==> flow/design.v <==
`timescale 1ns/1ns
module controller(input run,rst,clk,dout, start, isdone, isempty,cout,queuedone, input [1:0] popedmove, output reg rststack,rstqueue,showmove,rstxy,ld,WR,RD,din,done,fail,pop,qshift,push,output reg[1:0] S);
    parameter [5:0] A=0,B=1,C=2,D=3,E=4,F=5,G=6,H=7,I=8,J=9,K=10,L=11,M=12,N=13,O=14,P=15,Q=16,R=17,T=18,U=19,V=20,C1=21,S1=22,R1 = 23, R2=24,R3=25,R4 = 26,R5=27,R6 = 28;
    reg [5:0] ns,ps;
    assign S = 2'b0;
    assign din = 1'b0;
    assign fail = 1'b0;
    assign done = 1'b0;
    assign rststack = 1'b0;
    assign rstqueue = 1'b0;
    assign showmove = 1'b0;
    always @(ps,start,isdone,cout,dout,popedmove,run,queuedone) begin
        ns = A;
        case (ps)
            A: ns = (start)?B:((run)?R1:A);
            B: ns = (start)?B:C;
            C: ns = (cout)?I:C1;
            C1: ns =(dout)?I:D;
            D: ns = E;
            E: ns = F;
            F: ns = (isdone)?S1:G;
            G: ns = (cout)?I:H;
            H: ns = (dout)?I:D;
            I: ns = (cout)?K:J;
            J: ns = (dout)?K:D;
            K: ns = (cout)?M:L;
            L: ns = (dout)?M:D;
            M: ns = (cout)?O:N;
            N: ns = (dout)?O:D;
            O: ns = (isempty)?T:P;
            P: ns = Q;
            Q: ns = R;
            R: ns = (popedmove[1])?(popedmove[0]?O:M):(popedmove[0]?K:I);
            S1: ns = A;
            R1: ns = (queuedone)?A:R2;
            R2: ns = R3;
            R3: ns = R4;
            R4: ns = (queuedone)?R5:R2;
            R5: ns= R6;
            R6: ns = A;
        endcase
    end
    always @(ps,start,isdone,cout,dout,popedmove,run,queuedone) begin
        rstxy = 1'b0;ld=1'b0;WR=1'b0;RD=1'b0;pop=1'b0;push=1'b0;rstqueue = 1'b0;rststack=1'b0;qshift = 1'b0;showmove = 1'b0;
        case(ps)
            B: begin
                rstxy = 1'b1;
                rststack = 1'b1;
                fail = 1'b0;
                done = 1'b0;
            end
            C: begin
                S = 2'b00;
            end
            C1: begin
                RD = 1'b1;
            end
            D: begin
                push = 1'b1;
                din = 1'b1;
                WR = 1'b1;
            end
            E: begin
                ld = 1'b1;
            end
            G:begin
                S = 2'b00;
            end
            H: begin
                RD = 1'b1;
            end
            I: begin
                S = 2'b01;
            end
            J: begin
                RD = 1'b1;
            end
            K: begin
                S = 2'b10;
            end
            L:begin
                RD = 1'b1;
            end
            M: begin
                S = 2'b11;
            end
            N:begin
                RD = 1'b1;
            end
            T:begin
                fail = 1'b1;
            end
            P:begin
                pop = 1'b1;
            end
            Q: begin
                ld = 1'b1;
                S = 3 - popedmove;
            end
            R:begin
                WR = 1'b1;
                din = 1'b0;
            end
            S1: begin
                done = 1'b1;
            end 
            R1: begin
                rstqueue = 1'b1;
            end
            R2: begin
                showmove = 1'b1;
            end
            R3: begin
                qshift = 1'b1;
            end
            R5:begin
                showmove = 1'b1;
            end
            R6:begin
                qshift = 1'b1;
            end
        endcase
    end
    always @(posedge clk,posedge rst) begin
        if (rst == 1'b1)
            ps <= A;
        else
            ps <= ns;
    end
endmodule
From RTL to reports: controller
Tool output for the design above, in the order of the flow.
Line numbers count from 1 in the design file above.
Operators carry their Yosys type and port widths (W data, S select, Z words).
Cell names lack the library's common part.
{"block": "design", "top": "controller", "clk_port": "clk", "cell_library": "sky130hd", "lib_corner": "tt_025C_1v80"}

Word-level counts
Yosys after proc, flatten, opt, wreduce and memory -nomap, before mapping. Enables and synchronous resets that opt folds into registers are not counted as muxes. Memory bits, and registers merged into a memory's read port (data or address), are not among the register bits. Print and check cells are not counted.
{"block": "bits", "reg_bits": 5, "in_bits": 11, "output_inout_bits": 15, "wordCells": 58}
{"block": "classes", "n_eq": 24, "mux": 27, "reduce_and_logical": 6}
{"block": "op_table", "operator": "$pmux W5 S23", "count": 1}
{"block": "op_table", "operator": "$eq A5 B5 Y1 const B", "count": 9}
{"block": "op_table", "operator": "$eq A5 B4 Y1 const B", "count": 8}
{"block": "op_table", "operator": "$mux W5", "count": 6}
{"block": "op_table", "operator": "$eq A5 B3 Y1 const B", "count": 4}
{"block": "op_table", "operator": "$mux W4", "count": 5}
{"block": "op_table", "operator": "$mux W2", "count": 6}
{"block": "op_table", "operator": "$eq A5 B2 Y1 const B", "count": 2}
{"block": "op_table", "operator": "$reduce_or A2 Y1", "count": 4}
{"block": "op_table", "operator": "$mux W1", "count": 7}
{"block": "op_table", "operator": "$logic_not A6 Y1", "count": 1}
{"block": "op_table", "operator": "$mux W3", "count": 2}
{"block": "op_table", "operator": "$eq A5 B1 Y1 const B", "count": 1}
{"block": "op_table", "operator": "$reduce_or A5 Y1", "count": 1}

Logic depth
Depth = most cells in a row (Yosys ltp): at word level without a register or memory, in the mapped netlist without a sequential cell, where the memories' decode and read muxes count.
{"block": "depth", "ltp_word": 3, "abc_area": 0, "depth_mapped": 2, "mapped_depth_nobuf": 2}

Synthesis result
Yosys stat after the flow's synthesis: flattened, memories mapped to cells. It holds for the ABC_AREA given above (unset counts as 0); a run with the other value may have another netlist.
The area totals of this step are shown rounded.
{"block": "mapped", "cells": 76, "area_mm2": 0.000973, "seqArea_mm2": 0.000677, "ff_cells": 27, "buffers": 8}
{"block": "by_type", "type": "dfrtp_1", "count": 26, "area_total_um2": 650.624}
{"block": "by_type", "type": "buf_4", "count": 8, "area_total_um2": 60.058}
{"block": "by_type", "type": "nor2b_1", "count": 8, "area_total_um2": 50.048}
{"block": "by_type", "type": "dfstp_2", "count": 1, "area_total_um2": 26.275}
{"block": "by_type", "type": "a22oi_1", "count": 3, "area_total_um2": 22.522}
{"block": "by_type", "type": "or2_2", "count": 3, "area_total_um2": 18.768}
{"block": "by_type", "type": "a2111oi_2", "count": 1, "area_total_um2": 15.014}
{"block": "by_type", "type": "nand2_1", "count": 4, "area_total_um2": 15.014}
{"block": "by_type", "type": "nor2_1", "count": 4, "area_total_um2": 15.014}
{"block": "by_type", "type": "o21ai_0", "count": 3, "area_total_um2": 15.014}
{"block": "by_type", "type": "and2_1", "count": 2, "area_total_um2": 12.512}
{"block": "by_type", "type": "inv_1", "count": 3, "area_total_um2": 11.261}
{"block": "by_type", "type": "o311ai_0", "count": 1, "area_total_um2": 8.758}
{"block": "by_type", "type": "and2_2", "count": 1, "area_total_um2": 7.507}
{"block": "by_type", "type": "nand3b_1", "count": 1, "area_total_um2": 7.507}
{"block": "by_type", "type": "o21a_1", "count": 1, "area_total_um2": 7.507}
{"block": "by_type", "type": "nand2b_1", "count": 1, "area_total_um2": 6.256}
{"block": "by_type", "type": "a21oi_1", "count": 1, "area_total_um2": 5.005}
Other cell types: 4; their cells: 4.

Path before layout
OpenSTA on the mapped netlist: ideal clock, no wires. The path of least setup slack (recovery checks aside). Input and output delay are each 20% of the period. Register names are those of the netlist, which keeps one name where synthesis merged equal registers.
{"block": "synth_path", "path_kind": "register to output", "start": "register ps", "end": "output WR", "period_ns": 1.2, "out_delay_ns": 0.240, "launch_ns": 0.000, "t_arrival_ns": 0.708, "t_required_ns": 0.960, "slack_ns": 0.252, "path_delay_ns": 0.708, "path_stages": 2, "path_buffers": 0, "synth_period_reached_ns": 0.948}
"path_delay_ns" is the arrival time less input delay plus setup time.
A path that ends at an output port has no setup time.
"path_stages": output pins that drive a net of the path, with the launching flip-flop's if there is one; two outputs of one cell count as two.
"synth_period_reached_ns" is the clock period less the worst setup slack; recovery checks do not enter. This is arithmetic on one report: input and output delays are still those of the set period (20% each).
An end named without its bit number is one bit of that signal or, where synthesis recoded a state register, one of its new flip-flops.
The rows between start and end are the longest chain of elaborated cells between them; the timing report does not say that the signal goes this way. Where chains are equally long, one stands for them.
Each line given opens the expression or statement behind the cell; cells for indexed reads and writes are added by Yosys, which also makes memories of some case tables.
{"block": "synth_via", "cell_sequence": "dfrtp_1 > or2_2", "elab_chain_len": 3, "cone_cells": 4, "classes_between": "2 x eq/ne; 1 x mux; 1 x reduce/logical"}
{"block": "synth_rtl", "item": "start, assigned", "line": 126, "text": "ps <= A;"}
{"block": "synth_rtl", "item": "start, assigned", "line": 128, "text": "ps <= ns;"}
{"block": "synth_rtl", "item": "$eq A5 B2 Y1", "line": 45, "text": "case(ps)"}
{"block": "synth_rtl", "item": "$reduce_or A2 Y1"}
{"block": "synth_rtl", "item": "$mux W1", "line": 45}
{"block": "synth_rtl", "item": "end, declared", "line": 2, "text": "module controller(input run,rst,clk,dout, start, isdone, isempty,cout,queuedone, input [1:0] popedmove, output ..."}

Path in the finished layout
From the final timing report of run A: the path of least setup slack in the routed layout; clock arrival at registers is part of the times.
{"block": "layout_path", "path_kind": "register to output", "start": "register ps", "end": "output RD", "period_ns": 0.594, "out_delay_ns": 0.12, "launch_ns": 0.26, "t_arrival_ns": 1.08, "t_required_ns": 0.48, "slack_ns": -0.61, "path_stages": 4, "path_buffers": 1}
An end named without its bit number is one bit of that signal or, where synthesis recoded a state register, one of its new flip-flops.
The rows between start and end are the longest chain of elaborated cells between them; the timing report does not say that the signal goes this way. Where chains are equally long, one stands for them.
{"block": "layout_via", "cell_sequence": "dfrtp_1 > nor3_2 > nand2_1 > buf_2", "elab_chain_len": 3, "cone_cells": 7, "classes_between": "5 x eq/ne; 1 x mux; 1 x reduce/logical"}
{"block": "layout_rtl", "item": "start, assigned", "line": 126, "text": "ps <= A;"}
{"block": "layout_rtl", "item": "start, assigned", "line": 128, "text": "ps <= ns;"}
{"block": "layout_rtl", "item": "$eq A5 B4 Y1", "line": 45, "text": "case(ps)"}
{"block": "layout_rtl", "item": "$reduce_or A5 Y1"}
{"block": "layout_rtl", "item": "$mux W1", "line": 45}
{"block": "layout_rtl", "item": "end, declared", "line": 2, "text": "module controller(input run,rst,clk,dout, start, isdone, isempty,cout,queuedone, input [1:0] popedmove, output ..."}

Data sheet: physical implementation of controller

Flow measurements of controller on sky130hd: 2 stored runs with different settings, listed in no order. Input and output delays are each 20% of the period that was set; the output load is 0.01 pF.
"period_reached_ns" = clock period - worst setup slack. The figure is calculated, with input and output delays left at 20% of the set period.
"worst_setup_path_time_ns" is the time allowed to the run's worst setup path (the clock period less input and output delay, where it has them) less its slack. Clock arrival times count: a late capture clock shortens it, a late launch clock lengthens it.
Results are given in rounded form.

{"run": "run A", "settings": { "period_ns": 0.594, "CORE_UTILIZATION": 18, "PLACE_DENSITY_LB_ADDON": 0.09, "CORE_MARGIN": 7, "CELL_PAD_IN_SITES_GLOBAL_PLACEMENT": 2, "CELL_PAD_IN_SITES_DETAIL_PLACEMENT": 0, "ABC_AREA": 0, "GPL_ROUTABILITY_DRIVEN": 1, "CAP_MARGIN": 20, "SLEW_MARGIN": 20 }, "results": { "period_reached_ns": 1.202, "worstSetupSlack_ns": -0.608, "setupTns_ns": -6.23, "design.die.area_mm2": 0.00766, "worst_setup_path_time_ns": 1.08, "worst_setup_path_type": "register to output", "utilization_frac": 0.307, "synthArea_mm2": 0.000973 }}
{"run": "run B", "settings": { "period_ns": 0.98, "SETUP_SLACK_MARGIN": 0.2, "CAP_MARGIN": 20, "CORE_MARGIN": 2, "CORE_UTILIZATION": 40, "SLEW_MARGIN": 20 }, "results": { "synthArea_mm2": 0.000973, "period_reached_ns": 1.324, "worst_setup_path_time_ns": 1.13, "worst_setup_path_type": "register to output", "worstSetupSlack_ns": -0.344, "design.die.area_mm2": 0.00284, "setupTns_ns": -1.78, "utilization_frac": 0.619 }}
